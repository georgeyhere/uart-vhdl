==> flow/design.v <==
module ref_uart_tx 
    #(parameter CLKS_PER_BAUD = 24'd868)
    (
    input  wire       i_clk,
    input  wire       i_rstn,
    input  wire       i_wr,
    input  wire [7:0] i_data,
    output wire       o_uart_tx,
    output reg        o_busy
    );
    reg [3:0]  STATE, NEXT_STATE;
    localparam START = 4'h0;
    localparam BIT_0 = 4'h1;
    localparam BIT_1 = 4'h2;
    localparam BIT_2 = 4'h3;
    localparam BIT_3 = 4'h4;
    localparam BIT_4 = 4'h5;
    localparam BIT_5 = 4'h6;
    localparam BIT_6 = 4'h7;
    localparam BIT_7 = 4'h8;
    localparam LAST  = 4'h8;
    localparam IDLE  = 4'hf;
    reg [8:0]                     tx_queue;
    reg [$clog2(CLKS_PER_BAUD):0] baudCounter;
    reg                           baud;
    initial begin
        o_busy     = 0;
        tx_queue   = 9'h1ff;   
        STATE      = IDLE;
        NEXT_STATE = IDLE;
    end
    always@(posedge i_clk) begin
        if(!i_rstn) begin
            baudCounter <= 0;
            baud        <= 0;
        end
        else begin
            if(i_wr && !o_busy) begin
                baudCounter <= CLKS_PER_BAUD-1;
                baud        <= 0;
            end
            else if(!baud) begin
                baudCounter <= baudCounter-1;
                baud        <= (baudCounter == 1);
            end
            else if(STATE != IDLE) begin
                baudCounter <= CLKS_PER_BAUD-1;
                baud        <= 0;
            end
        end
    end
    always@* begin
        case(STATE)
            IDLE:    NEXT_STATE = ((i_wr)&&(!o_busy)) ? START:IDLE;
            LAST:    NEXT_STATE = (baud) ? IDLE:STATE;
            default: NEXT_STATE = (baud) ? (STATE+1):STATE;
        endcase
    end
    always@(posedge i_clk) begin
        if(!i_rstn) STATE <= IDLE;
        else        STATE <= NEXT_STATE;
    end
    assign o_uart_tx = tx_queue[0];
    always@(posedge i_clk) begin
        if(!i_rstn) begin
            tx_queue <= 9'h1ff;
        end
        else begin
            if(i_wr && !o_busy) tx_queue <= {i_data, 1'b0}; 
            else if(baud)     tx_queue <= {1'b1, tx_queue[8:1]};
        end
    end
    always@(posedge i_clk) begin
        if(!i_rstn) begin
            o_busy <= 0;
        end
        else if(i_wr && !o_busy) begin
            o_busy <= 1;
        end
        else if(baud) begin
            case(STATE)
                IDLE:    o_busy <= 0;
                default: o_busy <= 1; 
            endcase
        end
    end
endmodule
# Tool chain data of ref_uart_tx
# The steps from the RTL of ref_uart_tx to its reports follow in flow order.
# Lines are those of the file above, counted from 1.
# Cell names lack the library's common part.
# Not given: -
# design
top,ref_uart_tx
clock,i_clk
cell_library,sky130hd
pvt_corner,tt_025C_1v80

# After elaboration
# Source: Yosys, flattened and elaborated, memories not mapped. Widths are those after wreduce. Registers that Yosys merges into a memory's read port (data or address) are not register bits. Print and check cells do not count. Equal cells are merged and count once.
# classes
addsub,2
muxes,14
reduce_logical,6
n_eq,7
logic,1
# op_table
operator,count
11-bit two-way mux,2
9-bit two-way mux,2
4-bit two-way mux,3
11-bit by 1-bit subtractor with 11-bit output (second input constant),1
11-bit by 1-bit == test with 1-bit output (second input constant),1
10-bit two-way mux,1
4-bit == test (second input constant),2
4-bit case mux with 2-bit select,1
1-bit two-way mux,5
2-bit nonzero test,2
4-bit by 1-bit adder with 4-bit output (second input constant),1
4-bit inequality test (second input constant),1
3-bit by 1-bit inequality test with 1-bit output (second input constant),1
2-bit by 1-bit inequality test with 1-bit output (second input constant),1
2-bit inequality test (second input constant),1
2-bit AND reduction,1
2-bit OR reduction,1
1-bit logical AND,1
1-bit inverter,1
1-bit logical NOT,1
# word_totals
register_bits,26
out_inout_bits,2
inputBits,11
word_cells,36

# Longest topological paths
# Depth = most cells in a row (Yosys ltp): at word level without a register or memory, in the mapped netlist without a sequential cell, where the memories' decode and read muxes count.
# logic_depth
ltp_word,4
ABC_AREA,0
mapped_depth,6
mapped_depth_nobuf,5

# After synthesis
# Yosys stat after the flow's synthesis: flattened, memories mapped to cells. It holds for the ABC_AREA given above (unset counts as 0); a run with the other value may have another netlist.
# synth_totals
synth_area_um2,1345.0
seqArea_um2,520.5
stdcells,151
n_buf,9
ffs,26
# types
type,count,type_area_um2
dfxtp_1,26,520.499
mux2i_1,9,90.086
o21ai_0,16,80.077
nand2_1,20,75.072
ha_1,4,50.048
a21boi_0,5,37.536
xor2_1,4,35.034
nor2_1,9,33.782
nor3_4,2,32.531
o2111ai_1,3,26.275
a21oi_1,5,25.024
nor3_1,5,25.024
a22oi_1,3,22.522
inv_1,6,22.522
nand4_4,1,21.27
nor4_4,1,21.27
nand4_1,3,18.768
buf_2,3,15.014
# Other cell types: 22; their cells: 26.

# Worst setup path after synthesis
# Source: OpenSTA report_checks on the synthesized netlist (no wires, ideal clock, input and output delay 20% of the period each), path of least setup slack; recovery checks are left aside. Register names are those of the netlist, which keeps one name where synthesis merged equal registers.
# synth_timing
path_kind,reg-to-reg
startpoint,register STATE[0]
endpoint,register baudCounter[6]
n_path_buf,0
setup_slack_ns,0.436
t_first_pin_ns,0.000
setup_time_ns,0.136
required_ns,1.694
delay_ns,1.394
path_stages,6
clock_period_ns,1.83
arrival_time_ns,1.258
synth_period_reached_ns,1.394
# "delay_ns" = arrival - input delay + setup time.
# "path_stages": output pins that drive a net of the path, with the launching flip-flop's if there is one; two outputs of one cell count as two.
# "synth_period_reached_ns" = period - worst setup slack (recovery checks aside). The figure is calculated, with input and output delays left at 20% of the set period.
# The rows between start and end are the longest chain of elaborated cells between them; the timing report does not say that the signal goes this way. Where chains are equally long, one stands for them.
# Each line given opens the expression or statement behind the cell; cells for indexed reads and writes are added by Yosys, which also makes memories of some case tables.
# A register here has more assigning lines than the two given.
# synth_via
path_cell_list,dfxtp_1 ha_1 nand4_4 o2111ai_1 xor2_1 a21boi_0
elab_chain_len,4
cells_between,5
lines_between,3
classes_between,eq/ne (2); mux (3)
# synth_rtl
item,line_no,text
from (decl),11,"reg [3:0]  STATE, NEXT_STATE;"
from (assign),60,if(!i_rstn) STATE <= IDLE;
from (assign),61,else        STATE <= NEXT_STATE;
4-bit inequality test,46,else if(STATE != IDLE) begin
11-bit two-way mux,46,
11-bit two-way mux,42,else if(!baud) begin
10-bit two-way mux,38,if(i_wr && !o_busy) begin
to (assign),39,baudCounter <= CLKS_PER_BAUD-1;
to (assign),43,baudCounter <= baudCounter-1;
to (decl),24,reg [$clog2(CLKS_PER_BAUD):0] baudCounter;

# Worst path after layout
# From the final timing report of run 2: the path of least setup slack in the routed layout; clock arrival at registers is part of the times.
# layout_timing
path_kind,reg-to-output
startpoint,register o_busy
endpoint,output o_busy
n_path_buf,1
clock_period_ns,2.13
arrival_time_ns,1.27
setup_slack_ns,0.44
output_delay_ns,0.43
required_ns,1.70
t_first_pin_ns,0.33
path_stages,2
# A register here has more assigning lines than the two given.
# layout_via
path_cell_list,dfxtp_1 clkdlybuf4s50_1
elab_chain_len,0
cells_between,0
lines_between,0
# layout_rtl
item,line_no,text
from (decl),9,output reg        o_busy
from (assign),75,o_busy <= 0;
from (assign),78,o_busy <= 1;
to (decl),9,

# ref_uart_tx through Yosys and OpenROAD on sky130hd: 2 stored runs, unordered, with their settings and measured results. The constraints put input and output delay at 20% of the set period each and load the outputs with 0.01 pF.
# "achievedPeriod_ns" = clock period - worst setup slack. The figure is calculated, with input and output delays left at 20% of the set period.
# "timing.worst_path_ns": the worst setup path's part of the clock period (all of it between registers, 20% less for each end at a port) less its slack. A launch clock that arrives late makes it longer, a capture clock that arrives late makes it shorter.
# By "power_uw" is meant OpenSTA's value without simulated activity: inputs other than the clock are taken to toggle once in ten clock periods, and the tool carries that through the logic.
# Settings: n/a = not set for that run.
# Results: n/a = not shown.
item,run 1,run 2
period_ns,1.29,2.13
CORE_UTILIZATION,63,46
SETUP_SLACK_MARGIN,-0.01,n/a
PLACE_DENSITY_LB_ADDON,0.22,n/a
HOLD_SLACK_MARGIN,0.29,n/a
CELL_PAD_IN_SITES_GLOBAL_PLACEMENT,1,1
MAX_ROUTING_LAYER,met5,n/a
CAP_MARGIN,20,20
CORE_MARGIN,2,7
SLEW_MARGIN,20,15
PLACE_DENSITY,n/a,0.82
GPL_ROUTABILITY_DRIVEN,n/a,1
CTS_CLUSTER_SIZE,n/a,94
CTS_CLUSTER_DIAMETER,n/a,158
synth_area_um2,n/a,1345.0
total_die_area_um2,n/a,4634.2
final_util_frac,n/a,0.562
timing.setup.ws_ns,n/a,0.438
power_uw,n/a,1279
achievedPeriod_ns,n/a,1.692
timing.worst_path_ns,n/a,1.27
worst_path_kind,n/a,reg-to-output
# Run 1: no results, placement failed with FLW-0024
