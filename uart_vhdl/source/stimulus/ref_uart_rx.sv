==> flow/design.v <==
module ref_uart_rx 
    #(parameter CLKS_PER_BAUD = 868)
    (
    input  wire       i_clk,
    input  wire       i_rstn,
    input  wire       i_rx,
    output reg  [7:0] o_rx_data,
    output reg        o_rx_dvalid
    );
    localparam IDLE      = 4'h0;
    localparam RX_BIT_0  = 4'h1;
    localparam RX_BIT_1  = 4'h2;
    localparam RX_BIT_2  = 4'h3;
    localparam RX_BIT_3  = 4'h4;
    localparam RX_BIT_4  = 4'h5;
    localparam RX_BIT_5  = 4'h6;
    localparam RX_BIT_6  = 4'h7;
    localparam RX_BIT_7  = 4'h8;
    localparam STOP_BIT  = 4'h9;
    reg [3:0]  STATE, NEXT_STATE;
    reg        rx_data_r;
    reg        rx_data;
    reg [$clog2(CLKS_PER_BAUD):0] baudCounter;
    initial begin
        STATE           = IDLE;
        NEXT_STATE      = IDLE;
        rx_data_r       = 1;
        rx_data         = 1;
        baudCounter     = 0;
        baudCounter     = 0;
    end
    always@(posedge i_clk) begin
        if(!i_rstn) begin
            rx_data_r <= 0;
            rx_data   <= 0;
        end
        else begin
            rx_data_r <= i_rx;
            rx_data   <= rx_data_r;
        end
    end
    always@* begin
        case(STATE)
            IDLE: begin
                NEXT_STATE = (!rx_data) ? RX_BIT_0 : IDLE;
            end
            STOP_BIT: begin
                NEXT_STATE = (baudCounter==0) ? IDLE : STOP_BIT;
            end
            default: begin
                NEXT_STATE = (baudCounter==0) ? (STATE + 1) : STATE;
            end
        endcase
    end
    always@(posedge i_clk) begin
        if(!i_rstn) STATE <= IDLE;
        else STATE <= NEXT_STATE;
    end
    always@(posedge i_clk) begin
        if(!i_rstn) begin
            baudCounter <= 0;
        end
        else begin
            if(STATE == IDLE) begin
                if(!rx_data) begin
                    baudCounter <= CLKS_PER_BAUD+CLKS_PER_BAUD/2-1'b1;
                end
            end 
            else if(baudCounter==0) begin
                if(STATE == STOP_BIT) begin
                    baudCounter <= 0; 
                end
                else begin 
                    baudCounter <= CLKS_PER_BAUD-1; 
                end
            end
            else begin
                baudCounter <= baudCounter-1;
            end
        end
    end
    always@(posedge i_clk) begin
        if(!i_rstn) o_rx_data <= 0;
        else begin
            if((baudCounter == 0) && (STATE != STOP_BIT)) begin
                o_rx_data <= {rx_data, o_rx_data[7:1]};
            end 
            else begin
                o_rx_data <= o_rx_data;
            end
        end
    end
    always@(posedge i_clk) begin
        o_rx_dvalid <= ((baudCounter == 0) && (STATE == STOP_BIT));
    end
endmodule
Step by step through the tools: ref_uart_rx
What the tools print for ref_uart_rx, step after step.
Lines are those of the file above, counted from 1.
Library cell names are shortened.
The mark n/a stands for no value.
Design
  top: ref_uart_rx
  clock: i_clk
  standard-cell library: sky130hd
  library corner: tt_025C_1v80

After elaboration
Counts by Yosys on the flattened word-level netlist (proc, flatten, opt, wreduce; memories kept). Register bits leave out memories and registers merged into their read ports (data or address). Print and check cells are left out. Cells with the same type and inputs are merged into one.
Bit counts
  register bits: 26
  input bits: 3
Operators by class
  $add $sub $neg: 2
  eq/ne operators: 3
  mux-type cells: 8
  reduce/logical cells: 5
Operators by type and width (number)
  2-to-1 mux 11 bit: 3
  subtractor 11 x 1 -> 11 bit (second input constant): 1
  zero test 11 bit: 1
  2-to-1 mux 10 bit: 1
  parallel mux 4 bit (select 2 bit): 1
  2-to-1 mux 4 bit: 2
  adder 4 x 1 -> 4 bit (second input constant): 1
  == test 4 bit (second input constant): 1
  != test 4 bit (second input constant): 1
  zero test 4 bit: 1
  nonzero test 3 bit: 1
  logical AND 1 bit: 2
  != test 2 bit (second input constant): 1
  2-to-1 mux 1 bit: 1

Logic depth
Yosys ltp: most cells in a row. Word level: on the elaborated netlist, between registers, memories and ports. Mapped: between sequential cells and ports; inverters and the memories' decode and read muxes count.
Logic depth
  depth in word-level cells: 4
  ABC_AREA: 0
  gate-level depth with buffers: 8
  depth with buffers taken out: 6

Synthesis result
Yosys stat after the flow's synthesis: flattened, memories mapped to cells. It holds for the ABC_AREA given above (unset counts as 0); a run with the other value may have another netlist.
Totals and module areas in this step are rounded.
Cells by type
  dfxtp_1: number 26, total area 520.499 um^2
  a21boi_0: number 11, total area 82.579 um^2
  nand3_1: number 15, total area 75.072 um^2
  nand2_1: number 18, total area 67.565 um^2
  ha_1: number 5, total area 62.56 um^2
  clkbuf_8: number 3, total area 41.29 um^2
  nand4_1: number 6, total area 37.536 um^2
  a21oi_1: number 7, total area 35.034 um^2
  o311a_2: number 3, total area 33.782 um^2
  nor2_1: number 7, total area 26.275 um^2
  o21ai_0: number 5, total area 25.024 um^2
  nor4b_4: number 1, total area 23.773 um^2
  nor4_4: number 1, total area 21.27 um^2
  and3_1: number 3, total area 18.768 um^2
  inv_1: number 5, total area 18.768 um^2
  o31a_1: number 2, total area 17.517 um^2
  xor2_1: number 2, total area 17.517 um^2
  buf_4: number 2, total area 15.014 um^2
Other cell types: 31; their cells: 37.
Synthesis totals
  cells in the netlist: 159
  mapped area: 1431 um^2
  sequential part of the area: 520.5 um^2
  mapped flip-flops: 26
  buffer cells: 9

Timing after synthesis
OpenSTA on the mapped netlist: ideal clock, no wires. The path of least setup slack (recovery checks aside). Input and output delay are each 20% of the period. Register names are those of the netlist, which keeps one name where synthesis merged equal registers.
Timing post-synthesis
  path kind: register to register
  from: register baudCounter[0]
  to: register STATE[0]
  clock period: 1.71 ns
  library setup time: 0.120 ns
  data arrival time: 1.643 ns
  required time: 1.590 ns
  slack: -0.053 ns
  delay of the path: 1.763 ns
  stages: 9
  synthesis period reached: 1.763 ns
"delay of the path" = arrival - input delay + setup time.
"stages" counts driving pins, that of a launching flip-flop among them; a cell with two outputs on the path counts twice.
"synthesis period reached" = period - worst setup slack (recovery checks aside). The figure is calculated, with input and output delays left at 20% of the set period.
Between the ends stands the longest chain of elaborated cells between them, by number of cells; it is not shown to be the way that was timed. Of several equally long chains one is given.
A line is the first line of the expression or statement that the cell stems from. Yosys adds cells for indexed reads and writes and turns some case tables into memories.
At most two assigning lines are given for a register; there are more.
On the way, post-synthesis
  cell sequence: dfxtp_1 > inv_1 > ha_1 > nor4b_4 > and3_1 > buf_2 > buf_4 > nor2_1 > o31a_1
  cells in the longest elaborated chain: 3
  elaborated cells between the ends (all ways): 5
  classes of those cells: 3 x mux; 2 x reduce/logical
RTL lines, path post-synthesis
  start: declaration: line 23  | reg [$clog2(CLKS_PER_BAUD):0] baudCounter;
  start: assignment: line 66  | baudCounter <= CLKS_PER_BAUD+CLKS_PER_BAUD/2-1'b1;
  start: assignment: line 74  | baudCounter <= CLKS_PER_BAUD-1;
  zero test 11 bit: line 51  | NEXT_STATE = (baudCounter==0) ? (STATE + 1) : STATE;
  2-to-1 mux 4 bit: line 51
  parallel mux 4 bit (select 2 bit): line 43  | case(STATE)
  end: assignment: line 56  | if(!i_rstn) STATE <= IDLE;
  end: assignment: line 57  | else STATE <= NEXT_STATE;
  end: declaration: line 20  | reg [3:0]  STATE, NEXT_STATE;

Timing after layout
Path of least setup slack in the final report of job 1 (OpenROAD, finished layout, wires in). Where an end is a register, its clock arrival counts in the times.
Timing after layout
  path kind: register to register
  from: register baudCounter[0]
  to: register o_rx_data[0]
  clock period: 2.24 ns
  library setup time: 0.07 ns
  data arrival time: 2.19 ns
  required time: 2.44 ns
  slack: 0.25 ns
  stages: 8
Between the ends stands the longest chain of elaborated cells between them, by number of cells; it is not shown to be the way that was timed. Of several equally long chains one is given.
At most two assigning lines are given for a register; there are more.
On the way, after layout
  cell sequence: dfxtp_1 > inv_1 > ha_1 > nor4b_4 > and3_1 > buf_4 > nand3_1 > a21boi_0
  cells in the longest elaborated chain: 2
  elaborated cells between the ends (all ways): 2
  classes of those cells: 2 x reduce/logical
RTL lines, path after layout
  start: declaration: line 23  | reg [$clog2(CLKS_PER_BAUD):0] baudCounter;
  start: assignment: line 66  | baudCounter <= CLKS_PER_BAUD+CLKS_PER_BAUD/2-1'b1;
  start: assignment: line 74  | baudCounter <= CLKS_PER_BAUD-1;
  zero test 11 bit: line 85  | if((baudCounter == 0) && (STATE != STOP_BIT)) begin
  logical AND 1 bit: line 85
  end: assignment: line 86  | o_rx_data <= {rx_data, o_rx_data[7:1]};
  end: assignment: line 89  | o_rx_data <= o_rx_data;
  end: declaration: line 7  | output reg  [7:0] o_rx_data,

Appendix: measured runs

Flow measurements of ref_uart_rx on sky130hd: 2 stored runs with different settings, listed in no order. Input and output delays are each 20% of the period that was set; the output load is 0.01 pF.
"achieved clock period" means the clock period less the worst setup slack. The figure is calculated, with input and output delays left at 20% of the set period.
"worst setup path time" is the time allowed to the run's worst setup path (the clock period less input and output delay, where it has them) less its slack. Clock arrival times count: a late capture clock shortens it, a late launch clock lengthens it.
By "power" is meant OpenSTA's value without simulated activity: inputs other than the clock are taken to toggle once in ten clock periods, and the tool carries that through the logic.
The measured numbers are rounded.
[job 1] settings: period_ns=2.24, CORE_UTILIZATION=39, CAP_MARGIN=20, CORE_MARGIN=2, SLEW_MARGIN=20
[job 1] result: chip area after synthesis (Yosys) 1431 um^2, die area 4171 um^2, standard-cell area of the final layout 1615 um^2, utilization 0.448, worst setup slack after layout 0.246 ns, total negative slack 0.000 ns, power 994.5 uW, achieved clock period 1.994 ns, worst setup path time 1.99 ns, worst setup path kind register to register
[job 2] settings: period_ns=1.82, CORE_UTILIZATION=51, SETUP_SLACK_MARGIN=0.22, PLACE_DENSITY_LB_ADDON=0.21, CELL_PAD_IN_SITES_GLOBAL_PLACEMENT=3, TNS_END_PERCENT=10, ABC_AREA=1, CTS_CLUSTER_SIZE=40, CTS_CLUSTER_DIAMETER=38, CAP_MARGIN=35, MAX_ROUTING_LAYER=met5, CORE_MARGIN=2, SLEW_MARGIN=20
[job 2] result: did not finish, placement stopped with FLW-0024
